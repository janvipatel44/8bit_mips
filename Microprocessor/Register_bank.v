==> flow/design.v <==
`timescale 1ns / 1ps
module Register_bank(A,B,ins,RW_dm,ans_ex,mux_ans_dm,ans_wb,imm,mux_sel_a,mux_sel_b,imm_sel,clk,reset);
output [7:0] A,B;
reg [7:0] reg_A,reg_B;
reg [7:0] membyte[0:31];
input [19:0] ins;
input [4:0] RW_dm;
input [7:0] ans_ex,mux_ans_dm,ans_wb,imm;
input [1:0] mux_sel_a,mux_sel_b;
input imm_sel,clk,reset;
initial
begin
		membyte[0]=0;
		membyte[1]=1;
		membyte[2]=2;
		membyte[3]=3;
		membyte[4]=4;
		membyte[5]=5;
		membyte[6]=6;
		membyte[7]=7;
		membyte[8]=8;
		membyte[9]=9;
		membyte[10]=10;
		membyte[11]=11;
		membyte[12]=12;
		membyte[13]=13;
		membyte[14]=14;
		membyte[15]=15;
		membyte[16]=16;
		membyte[17]=17;
		membyte[18]=18;
		membyte[19]=19;
		membyte[20]=20;
		membyte[21]=21;
		membyte[22]=22;
		membyte[23]=23;
		membyte[24]=24;
		membyte[25]=25;
		membyte[26]=26;
		membyte[27]=27;
		membyte[28]=28;
		membyte[29]=29;
		membyte[30]=30;
		membyte[31]=31;
end
wire [4:0] RA,RB;
wire [7:0] temp_B;
assign A=(mux_sel_a==2'b00)?reg_A:(mux_sel_a==2'b01)?ans_ex:(mux_sel_a==2'b10)?mux_ans_dm:ans_wb;
assign temp_B=(mux_sel_b==2'b00)?reg_B:(mux_sel_b==2'b01)?ans_ex:(mux_sel_b==2'b10)?mux_ans_dm:ans_wb;
assign B=(imm_sel==0)?temp_B:imm;
assign RA=ins[9:5];
assign RB=ins[4:0];
always@(posedge clk)	 
begin
		if(reset==1)	 
		begin
				reg_A<=membyte[RA];	 
				reg_B<=membyte[RB];	 
				membyte[RW_dm]<=mux_ans_dm;	 
		end
		else	 
		begin
				reg_A<=0;
				reg_B<=0;
		end
end										
endmodule  
# --- Reports on Register_bank ---
# What the tools print for Register_bank, step after step.
# Lines are those of the file above, counted from 1.
# Operators carry their Yosys type and port widths (W data, S select, Z words).
# Cell names lack the library's common part.
setup:
  design: "Register_bank"
  clock: "clk"
  library: "sky130hd"
  lib_corner: "tt_025C_1v80"

# --- Elaborated design ---
# Yosys after proc, flatten, opt, wreduce and memory -nomap, before mapping. Enables and synchronous resets that opt folds into registers are not counted as muxes. Memory bits, and registers merged into a memory's read port (data or address), are not among the register bits. Print and check cells are not counted.
# Yosys's memory passes give these memory sizes; they may raise the number of words (mostly to a power of two), join words into wider ones and drop unused or constant bits.
bits:
  reg_bits: 0
  input_bits: 64
  ram_bits: 256
  clocked_rd_ports_x_width: 16
  mem_count: 1
mem_list:
  columns: ["name", "words", "width", "read_ports", "wr", "line", "source"]
  rows:
  - ["membyte", 32, 8, 2, 1, 5, "reg [7:0] membyte[0:31];"]
op_classes:
  reduce_and_logical: 4
  eq_ne: 4
  mux: 10
op_table:
  columns: ["operator", "n"]
  rows:
  - ["$mux W8", 8]
  - ["$mux W5", 1]
  - ["$eq A2 B1 Y1 const B", 2]
  - ["$eq A2 B2 Y1 const B", 2]
  - ["$logic_not A2 Y1", 2]
  - ["$logic_not A1 Y1", 2]
  - ["$mux W1", 1]

# --- Depth ---
# Longest topological path by Yosys (ltp), each cell counted once; first at word level (registers and memories cut), then after technology mapping (sequential cells cut; the memories' decode and read muxes count).
logic_depth:
  depth_word: 5
  abc_area: 0
  depth_mapped: 7

# --- After synthesis ---
# Source: synth_stat.txt of the flow (Yosys; design flattened, memories mapped). It holds for the ABC_AREA given above (unset counts as 0); a run with the other value may have another netlist.
synth_totals:
  n_buf: 52
  cells: 658
  yosys_area_um2: 13188.9
  ff_cells: 272
  seqArea_um2: 8007.7
by_type:
  columns: ["cell_type", "n", "area_total_um2"]
  rows:
  - ["edfxtp_1", 256, 7.69E+03]
  - ["mux4_2", 94, 2117.03]
  - ["mux4_1", 40, 1.05E+03]
  - ["mux2_2", 45, 506.736]
  - ["dfxtp_1", 16, 320.307]
  - ["mux2i_1", 19, 190.182]
  - ["nor2_1", 37, 138.883]
  - ["buf_6", 11, 123.869]
  - ["o221ai_1", 14, 122.618]
  - ["a22oi_1", 16, 120.115]
  - ["buf_12", 6, 120.115]
  - ["a31oi_1", 16, 100.096]
  - ["buf_2", 12, 60.058]
  - ["a221oi_1", 6, 52.55]
  - ["mux4_4", 2, 50.048]
  - ["buf_4", 5, 37.536]
  - ["clkbuf_1", 10, 37.536]
  - ["nand2_1", 10, 37.536]
# Other cell types: 19; their cells: 43.

# --- Path before layout ---
# OpenSTA on the mapped netlist: ideal clock, no wires. The path of least setup slack (recovery checks aside). Input and output delay are each 20% of the period. Register names are those of the netlist, which keeps one name where synthesis merged equal registers.
synth_timing:
  kind: "in2reg"
  start: "in ins[6]"
  end: "reg reg_A[3]"
  path_delay_ns: 1.411
  driving_pins: 6
  required_ns: 1.745
  setup_slack_ns: 0.093
  arrival_ns: 1.652
  tclk_ns: 1.88
  t_first_pin_ns: 0.376
  synth_period_reached_ns: 1.787
# "path_delay_ns" = arrival - input delay + setup time.
# "driving_pins" counts driving pins, that of a launching flip-flop among them; a cell with two outputs on the path counts twice.
# "synth_period_reached_ns" = period - worst setup slack (recovery checks aside). The figure is calculated, with input and output delays left at 20% of the set period.
synth_via:
  cell_sequence: "buf_6 buf_6 mux4_2 mux2_2 o221ai_1 a31oi_1"
synth_rtl:
  columns: ["item", "line", "source"]
  rows:
  - ["start: declaration", 6, "input [19:0] ins;"]
  - ["end: declaration", 4, "reg [7:0] reg_A,reg_B;"]
# Chain of elaborated cells between the ends: none given.

# --- Path in the finished layout ---
# From the final timing report of entry B: the path of least setup slack in the routed layout; clock arrival at registers is part of the times.
layout_timing:
  kind: "in2out"
  start: "in mux_sel_b[0]"
  end: "out B[1]"
  out_delay_ns: 0.73
  required_ns: 2.90
  arrival_ns: 2.78
  t_first_pin_ns: 0.73
  setup_slack_ns: 0.12
  tclk_ns: 3.63
  driving_pins: 5
# Between the ends stands the longest chain of elaborated cells between them, by number of cells; it is not shown to be the way that was timed. Of several equally long chains one is given.
# A line is the first line of the expression or statement that the cell stems from. Yosys adds cells for indexed reads and writes and turns some case tables into memories.
layout_via:
  cell_sequence: "clkdlybuf4s50_1 buf_12 mux4_2 mux2_2 clkdlybuf4s50_1"
  elab_chain_len: 5
layout_rtl:
  columns: ["item", "line", "source"]
  rows:
  - ["start: declaration", 9, "input [1:0] mux_sel_a,mux_sel_b;"]
  - ["$eq A2 B2 Y1", 49, "assign temp_B=(mux_sel_b==2'b00)?reg_B:(mux_sel_b==2'b01)?ans_ex:(mux_sel_b==2'b10)?mux_ans_dm:ans_wb;"]
  - ["$mux W8 (3 in a row)", 49, null]
  - ["$mux W8", 50, "assign B=(imm_sel==0)?temp_B:imm;"]
  - ["end: declaration", 3, "output [7:0] A,B;"]

==> results <==
Design Register_bank on sky130hd. What follows are 2 stored runs of the flow, each under its own settings; their order means nothing. The constraints put input and output delay at 20% of the set period each and load the outputs with 0.01 pF.
"clock_period_reached_ns" is the run's clock period less its worst setup slack. It is reckoned from that one timing run; input and output delays stay at 20% of the period that was set.
"worst_setup_path_time_ns" is the time allowed to the run's worst setup path (the clock period less input and output delay, where it has them) less its slack. Clock arrival times count: a late capture clock shortens it, a late launch clock lengthens it.
"design_power_w": no workload was simulated; the value follows from the tool's default switching activity.

--- entry A ---
==> flow/run.sh <==
#!/bin/bash
# the make line also repeats the synthesis and layout settings of config.mk as NAME=value (left out here)
make -C /OpenROAD-flow-scripts/flow DESIGN_CONFIG=/design/flow/config.mk WORK_HOME=/design/flow/orfs CLKGATE_MAP_FILE= finish
==> flow/config.mk <==
export PLATFORM = sky130hd
export DESIGN_NAME = Register_bank
export DESIGN_NICKNAME = Register_bank
export VERILOG_FILES = /design/flow/design.v
export SDC_FILE = /design/flow/constraint.sdc
export NUM_CORES = 4
export LEC_CHECK = 0
export ABC_AREA = 1
export CAP_MARGIN = 30
export CELL_PAD_IN_SITES_DETAIL_PLACEMENT = 2
export CELL_PAD_IN_SITES_GLOBAL_PLACEMENT = 2
export CORE_ASPECT_RATIO = 0.92
export CORE_MARGIN = 2
export CORE_UTILIZATION = 69
export CTS_CLUSTER_DIAMETER = 278
export CTS_CLUSTER_SIZE = 61
export MIN_ROUTING_LAYER = met2
export PLACE_DENSITY = 0.5
export SETUP_SLACK_MARGIN = 0.23
export SLEW_MARGIN = 15
export TNS_END_PERCENT = 100
==> flow/constraint.sdc <==
create_clock -name core_clock -period 1.33 [get_ports {clk}]
set_input_delay 0.2660 -clock core_clock [delete_from_list [all_inputs] [get_ports {clk}]]
set_output_delay 0.2660 -clock core_clock [all_outputs]
set_load 0.01 [all_outputs]

==> results, as YAML <==
outcome: "incomplete, placement halted on GPL-0301"

--- entry B ---
==> flow/run.sh <==
#!/bin/bash
# the make line also repeats the synthesis and layout settings of config.mk as NAME=value (left out here)
make -C /OpenROAD-flow-scripts/flow DESIGN_CONFIG=/design/flow/config.mk WORK_HOME=/design/flow/orfs CLKGATE_MAP_FILE= finish
==> flow/config.mk <==
export PLATFORM = sky130hd
export DESIGN_NAME = Register_bank
export DESIGN_NICKNAME = Register_bank
export VERILOG_FILES = /design/flow/design.v
export SDC_FILE = /design/flow/constraint.sdc
export NUM_CORES = 4
export LEC_CHECK = 0
export ABC_AREA = 0
export CAP_MARGIN = 20
export CELL_PAD_IN_SITES_DETAIL_PLACEMENT = 2
export CORE_MARGIN = 2
export CORE_UTILIZATION = 22
export CTS_CLUSTER_DIAMETER = 121
export GPL_ROUTABILITY_DRIVEN = 0
export GPL_TIMING_DRIVEN = 1
export MAX_ROUTING_LAYER = met4
export MIN_ROUTING_LAYER = met1
export PLACE_DENSITY_LB_ADDON = 0.03
export SLEW_MARGIN = 20
export TNS_END_PERCENT = 10
==> flow/constraint.sdc <==
create_clock -name core_clock -period 3.63 [get_ports {clk}]
set_input_delay 0.7260 -clock core_clock [delete_from_list [all_inputs] [get_ports {clk}]]
set_output_delay 0.7260 -clock core_clock [all_outputs]
set_load 0.01 [all_outputs]

==> results, as YAML <==
results:
  synth_area_um2: 13188.9
  die_area_um2: 61923.8
  final_util_pct: 27.6
  timing.setup.ws_ns: 0.125
  fin_tns_ns: 0.000
  design_power_w: 0.007892
  clock_period_reached_ns: 3.505
  worst_setup_path_time_ns: 2.05
  worstPathKind: "in2out"
